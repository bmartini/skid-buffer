==> flow/design.v <==
`default_nettype none
module skid_register
  #(parameter
    DATA_WIDTH = 32)
   (input  wire                     clk,
    input  wire                     rst,
    input  wire [DATA_WIDTH-1:0]    up_bus,
    input  wire                     up_val,
    output reg                      up_rdy,
    output reg  [DATA_WIDTH-1:0]    dn_bus,
    output reg                      dn_val,
    input  wire                     dn_rdy
);
    reg  [DATA_WIDTH-1:0]   skid_bus;
    reg                     skid_val;
    wire                    dn_active;
    wire                    dn_val_i;
    wire [DATA_WIDTH-1:0]   dn_bus_i;
    always @(posedge clk)
        skid_bus <= dn_bus_i;
    always @(posedge clk)
        if (rst)    skid_val <= 1'b0;
        else        skid_val <= dn_val_i & ~dn_active;
    assign dn_bus_i = up_rdy ? up_bus : skid_bus;
    assign dn_val_i = up_rdy ? up_val : skid_val;
    always @(posedge clk)
        if      (rst)               up_rdy <= 1'b0;
        else if (dn_rdy | up_val)   up_rdy <= dn_active;
    always @(posedge clk)
        if      (rst)       dn_val <= 1'b0;
        else if (dn_active) dn_val <= dn_val_i;
    always @(posedge clk)
        if (dn_active) dn_bus <= dn_bus_i;
    assign dn_active = ~dn_val | dn_rdy;
endmodule
`default_nettype wire
# == From RTL to reports: skid_register ==
# Tool output for the design above, in the order of the flow.
# Line numbers count from 1 in the design file above.
# Library cell names are shortened.
# The mark -- stands for no value.
# setup
design,skid_register
clk_port,clk
library,sky130hd
corner,tt_025C_1v80

# == After elaboration ==
# Counts by Yosys on the flattened word-level netlist (proc, flatten, opt, wreduce; memories kept). Register bits leave out memories and registers merged into their read ports (data or address); mux counts leave out enables and synchronous resets folded into registers. Print and check cells are left out. Cells with the same type and inputs are merged into one.
# bits
register_bits,67
out_inout_bits,34
# classes
logic,5
muxes,2
# ops
operator,n
two-way mux 32 bit,1
OR 1 bit,2
inverter 1 bit,2
AND 1 bit,1
two-way mux 1 bit,1

# == Longest topological paths ==
# Depth = most cells in a row (Yosys ltp): at word level without a register or memory, in the mapped netlist without a sequential cell, where the memories' decode and read muxes count.
# logic_depth
word_depth,4
ABC_AREA,0
mapped_depth,3
mapped_depth_nobuf,2

# == After synthesis ==
# Source: synth_stat.txt of the flow (Yosys; design flattened, memories mapped). It holds for the ABC_AREA given above (unset counts as 0); a run with the other value may have another netlist.
# The area totals of this step are shown rounded.
# mapped
yosys_area_um2,2250
buf_cells,4
cell_count,111
flip_flops,67
# by_type
type,n
edfxtp_1,32
dfxtp_1,35
mux2_4,30
buf_12,3
mux2_2,2
nand2b_1,3
buf_6,1
mux2i_1,1
a31oi_1,1
a21oi_1,1
nor3_1,1
inv_1,1

# == Timing after synthesis ==
# OpenSTA on the mapped netlist: ideal clock, no wires. The path of least setup slack (recovery checks aside). Input and output delay are each 20% of the period. Register names are those of the netlist, which keeps one name where synthesis merged equal registers.
# synth_path
path_kind,input to register
startpoint,in dn_rdy
endpoint,reg dn_bus[0]
tclk_ps,1800
stages,1
path_delay_ps,1245
t_first_pin_ps,360
arrival_ps,1209
slack_ps,196
input_delay_ps,360
setup_time_ps,396
synth_period_reached_ps,1604
# "path_delay_ps" is the arrival time less input delay plus setup time.
# "stages" counts driving pins, that of a launching flip-flop among them; a cell with two outputs on the path counts twice.
# "synth_period_reached_ps" = period - worst setup slack (recovery checks aside). The figure is calculated, with input and output delays left at 20% of the set period.
# Between the ends stands the longest chain of elaborated cells between them, by number of cells; it is not shown to be the way that was timed. Of several equally long chains one is given.
# Each line given opens the expression or statement behind the cell; cells for indexed reads and writes are added by Yosys, which also makes memories of some case tables.
# synth_between
path_cell_list,nand2b_1
elab_chain_len,1
cells_between,1
lines_between,1
cone_classes,logic: 1
# synth_rtl
item,line,text
from (decl),12,input  wire                     dn_rdy
OR 1 bit,34,assign dn_active = ~dn_val | dn_rdy;
to (assign),33,if (dn_active) dn_bus <= dn_bus_i;
to (decl),10,"output reg  [DATA_WIDTH-1:0]    dn_bus,"

# == Timing after layout ==
# From the final timing report of run A: the path of least setup slack in the routed layout; clock arrival at registers is part of the times.
# The report prints the path's times to 10 ps; the period is as set.
# layout_path
path_kind,input to register
startpoint,in dn_rdy
endpoint,reg dn_bus[29]
slack_ps,1410
stages,2
t_first_pin_ps,670
input_delay_ps,670
arrival_ps,1860
setup_time_ps,370
tclk_ps,3330
# Between the ends stands the longest chain of elaborated cells between them, by number of cells; it is not shown to be the way that was timed. Of several equally long chains one is given.
# layout_between
path_cell_list,clkdlybuf4s50_1 -> nand2b_2
elab_chain_len,1
cells_between,1
lines_between,1
cone_classes,logic: 1
# layout_rtl
item,line,text
from (decl),12,input  wire                     dn_rdy
OR 1 bit,34,assign dn_active = ~dn_val | dn_rdy;
to (assign),33,if (dn_active) dn_bus <= dn_bus_i;
to (decl),10,"output reg  [DATA_WIDTH-1:0]    dn_bus,"

# Below are 2 stored runs of the flow (Yosys, OpenROAD; platform sky130hd) on skid_register, each with its settings and what was measured, unordered. Constraints: input delay and output delay 20% of the set period each, output load 0.01 pF.
# "worst_path_time_ps" is the time allowed to the run's worst setup path (the clock period less input and output delay, where it has them) less its slack. Clock arrival times count: a late capture clock shortens it, a late launch clock lengthens it.
# By "totalPower_mw" is meant OpenSTA's value without simulated activity: inputs other than the clock are taken to toggle once in ten clock periods, and the tool carries that through the logic.
# "worst_path_time_ps" is given in steps of 10 ps.
# Values from the reports are rounded here.
# A setting shown as - is not set for that run.
stored run,period_ns,CAP_MARGIN,CORE_MARGIN,CORE_UTILIZATION,SLEW_MARGIN,PLACE_DENSITY,CELL_PAD_IN_SITES_DETAIL_PLACEMENT,CTS_CLUSTER_SIZE,total_die_area_um2,layout_stdcell_area_um2,totalPower_mw,final_setup_ws_ps,synth_area_um2,worst_path_time_ps,path_kind
run A,3.33,20,2,40,20,-,-,-,6250,3150,1.92,1410,2250,1250,input to register
run B,1.77,40,2,43,20,0.62,1,25,5840,3190,3.64,190,2250,1230,register to output
