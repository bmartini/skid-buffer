==> flow/design.v <==
`default_nettype none
module skid_fallthrough
  #(parameter
    DATA_WIDTH = 32)
   (input  wire                     clk,
    input  wire                     rst,
    input  wire [DATA_WIDTH-1:0]    fifo_data,
    input  wire                     fifo_empty,
    output reg                      fifo_pop,
    output reg  [DATA_WIDTH-1:0]    dn_bus,
    output reg                      dn_val,
    input  wire                     dn_rdy
);
    reg                     fifo_val;
    reg  [DATA_WIDTH-1:0]   skid_data;
    reg                     skid_val;
    wire                    dn_active;
    wire                    dn_val_i;
    wire [DATA_WIDTH-1:0]   dn_bus_i;
    always @(posedge clk)
        if      (rst)       fifo_val <= 1'b0;
        else if (fifo_pop)  fifo_val <= ~fifo_empty;
    always @(posedge clk)
        skid_data <= dn_bus_i;
    always @(posedge clk)
        if (rst)    skid_val <= 1'b0;
        else        skid_val <= dn_val_i & ~dn_active;
    assign dn_bus_i = fifo_pop ? fifo_data  : skid_data;
    assign dn_val_i = fifo_pop ? fifo_val   : skid_val;
    always @(posedge clk)
        if (rst)    fifo_pop <= 1'b0;
        else        fifo_pop <= dn_active;
    always @(posedge clk)
        if      (rst)       dn_val <= 1'b0;
        else if (dn_active) dn_val <= dn_val_i;
    always @(posedge clk)
        if (dn_active) dn_bus <= dn_bus_i;
    assign dn_active = ~dn_val | dn_rdy;
endmodule
`default_nettype wire
Reports on skid_fallthrough
The steps from the RTL of skid_fallthrough to its reports follow in flow order.
Lines are those of the file above, counted from 1.
Cell names lack the library's common part.
{ "design": {"top": "skid_fallthrough", "clock": "clk", "cell_library": "sky130hd", "corner": "tt_025C_1v80"} }

Elaborated design
Yosys after proc, flatten, opt, wreduce and memory -nomap, before mapping. Enables and synchronous resets that opt folds into registers are not counted as muxes. Memory bits, and registers merged into a memory's read port (data or address), are not among the register bits. Print and check cells are not counted. Equal cells are merged and count once.
{ "word_totals": {"input_bits": 36, "mem_bits_rw": 0, "clocked_rd_ports_x_width": 0, "wordCells": 13, "reg_bits": 68, "latchBits": 0, "rom_bits": 0, "memories": 0, "output_inout_bits": 34} }
{ "classes": {"eq_ne": 0, "reduce_logical": 0, "div": 0, "bitwise": 5, "addsub": 0, "n_shift": 0, "mux": 2, "n_mul": 0, "n_cmp": 0} }
{ "op_table": {"columns": ["op", "count"], "rows": [
  ["32-bit 2-to-1 mux", 1],
  ["1-bit NOT", 3],
  ["1-bit AND", 1],
  ["1-bit OR", 1],
  ["1-bit 2-to-1 mux", 1]
]} }

Longest topological paths
Depth = most cells in a row (Yosys ltp): at word level without a register or memory, in the mapped netlist without a sequential cell, where the memories' decode and read muxes count.
{ "depth": {"ltp_word": 4, "ABC_AREA": 0, "mapped_depth": 4, "ltp_nobuf": 2} }

After synthesis
Yosys stat after the flow's synthesis: flattened, memories mapped to cells. It holds for the ABC_AREA given above (unset counts as 0); a run with the other value may have another netlist.
{ "mapped": {"seq_area_um2": 1681.6, "buf_cells": 4, "ff_cells": 68, "stdcells": 111, "area_um2": 2262.2} }
{ "by_type": {"columns": ["cell_type", "count", "type_area_um2"], "rows": [
  ["edfxtp_1", 32, 960.922],
  ["dfxtp_1", 36, 720.691],
  ["mux2_4", 28, 420.403],
  ["buf_12", 3, 60.058],
  ["mux2_2", 4, 45.043],
  ["buf_6", 1, 11.261],
  ["mux2i_1", 1, 10.01],
  ["a211oi_1", 1, 7.507],
  ["nand2b_1", 1, 6.256],
  ["nor2b_1", 1, 6.256],
  ["a21oi_1", 1, 5.005],
  ["nor3_1", 1, 5.005],
  ["nor2_1", 1, 3.754]
]} }

Path before layout
OpenSTA on the mapped netlist: ideal clock, no wires. The path of least setup slack (recovery checks aside). Input and output delay are each 20% of the period. Register names are those of the netlist, which keeps one name where synthesis merged equal registers.
{ "synth_timing": {"kind": "input -> register", "from": "input port dn_rdy", "to": "register dn_bus[0]", "path_delay_ns": 1.255, "stages": 1, "input_delay_ns": 0.312, "t_first_pin_ns": 0.312, "required_time_ns": 1.164, "n_path_buf": 0, "setup_time_ns": 0.396, "arrival_ns": 1.171, "path_slack_ns": -0.008, "clock_period_ns": 1.56, "synth_period_reached_ns": 1.568} }
"path_delay_ns" is the arrival time less input delay plus setup time.
"stages": output pins that drive a net of the path, with the launching flip-flop's if there is one; two outputs of one cell count as two.
"synth_period_reached_ns" = period - worst setup slack (recovery checks aside). The figure is calculated, with input and output delays left at 20% of the set period.
Between the ends stands the longest chain of elaborated cells between them, by number of cells; it is not shown to be the way that was timed. Of several equally long chains one is given.
A line is the first line of the expression or statement that the cell stems from. Yosys adds cells for indexed reads and writes and turns some case tables into memories.
{ "synth_between": {"path_cell_list": "nand2b_1", "elab_chain_cells": 1, "cells_between": 1, "lines_between": 1, "classes_between": "logic (1)"} }
{ "synth_lines": {"columns": ["item", "line_no", "text"], "rows": [
  ["start, declared", 12, "input  wire                     dn_rdy"],
  ["1-bit OR", 38, "assign dn_active = ~dn_val | dn_rdy;"],
  ["end, assigned", 37, "if (dn_active) dn_bus <= dn_bus_i;"],
  ["end, declared", 10, "output reg  [DATA_WIDTH-1:0]    dn_bus,"]
]} }

Worst path after layout
From the final timing report of run 1: the path of least setup slack in the routed layout; clock arrival at registers is part of the times.
{ "layout_timing": {"kind": "register -> register", "from": "register fifo_pop", "to": "register dn_bus[13]", "required_time_ns": 1.12, "arrival_ns": 1.30, "setup_time_ns": 0.25, "stages": 4, "n_path_buf": 2, "clock_period_ns": 1.04, "t_first_pin_ns": 0.33, "path_slack_ns": -0.18} }
Between the ends stands the longest chain of elaborated cells between them, by number of cells; it is not shown to be the way that was timed. Of several equally long chains one is given.
{ "layout_between": {"path_cell_list": "dfxtp_2 -> buf_12 -> clkbuf_16 -> mux2_4", "elab_chain_cells": 1, "cells_between": 1, "lines_between": 1, "classes_between": "mux (1)"} }
{ "layout_lines": {"columns": ["item", "line_no", "text"], "rows": [
  ["start, declared", 9, "output reg                      fifo_pop,"],
  ["start, assigned", 31, "if (rst)    fifo_pop <= 1'b0;"],
  ["start, assigned", 32, "else        fifo_pop <= dn_active;"],
  ["32-bit 2-to-1 mux", 28, "assign dn_bus_i = fifo_pop ? fifo_data  : skid_data;"],
  ["end, assigned", 37, "if (dn_active) dn_bus <= dn_bus_i;"],
  ["end, declared", 10, "output reg  [DATA_WIDTH-1:0]    dn_bus,"]
]} }

Subject: skid_fallthrough on sky130hd, stored results

Hello all,

Flow measurements of skid_fallthrough on sky130hd: 2 stored runs with different settings, listed in no order. Input and output delays are each 20% of the period that was set; the output load is 0.01 pF.
"achievedPeriod_ns" is the run's clock period less its worst setup slack. It is reckoned from that one timing run; input and output delays stay at 20% of the period that was set.
"worst_setup_path_time_ns": the worst setup path's part of the clock period (all of it between registers, 20% less for each end at a port) less its slack. A launch clock that arrives late makes it longer, a capture clock that arrives late makes it shorter.
[
  {
    "run": "run 1",
    "settings": { "period_ns": 1.04, "CORE_UTILIZATION": 32, "SETUP_SLACK_MARGIN": -0.0, "PLACE_DENSITY": 0.62, "TNS_END_PERCENT": 95, "ABC_AREA": 0, "GPL_TIMING_DRIVEN": 0, "SLEW_MARGIN": 30, "CAP_MARGIN": 20, "CORE_MARGIN": 2 },
    "results": { "post_synth_area_um2": 2262.2, "design.die.area_um2": 7758.1, "post_route_stdcell_area_um2": 3261.9, "timing.setup.ws_ns": -0.178, "final_setup_tns_ns": -6.303, "achievedPeriod_ns": 1.218, "worst_setup_path_time_ns": 1.22, "path_kind": "register -> register" }
  },
  {
    "run": "run 2",
    "settings": { "period_ns": 2.79, "CORE_UTILIZATION": 72, "SETUP_SLACK_MARGIN": -0.01, "PLACE_DENSITY": 0.86, "CORE_MARGIN": 6, "CELL_PAD_IN_SITES_GLOBAL_PLACEMENT": 3, "TNS_END_PERCENT": 55, "ABC_AREA": 1, "CTS_CLUSTER_SIZE": 58, "SLEW_MARGIN": 5, "CAP_MARGIN": 20 },
    "outcome": "no final report: placement broke off with GPL-0301"
  }
]

Thanks
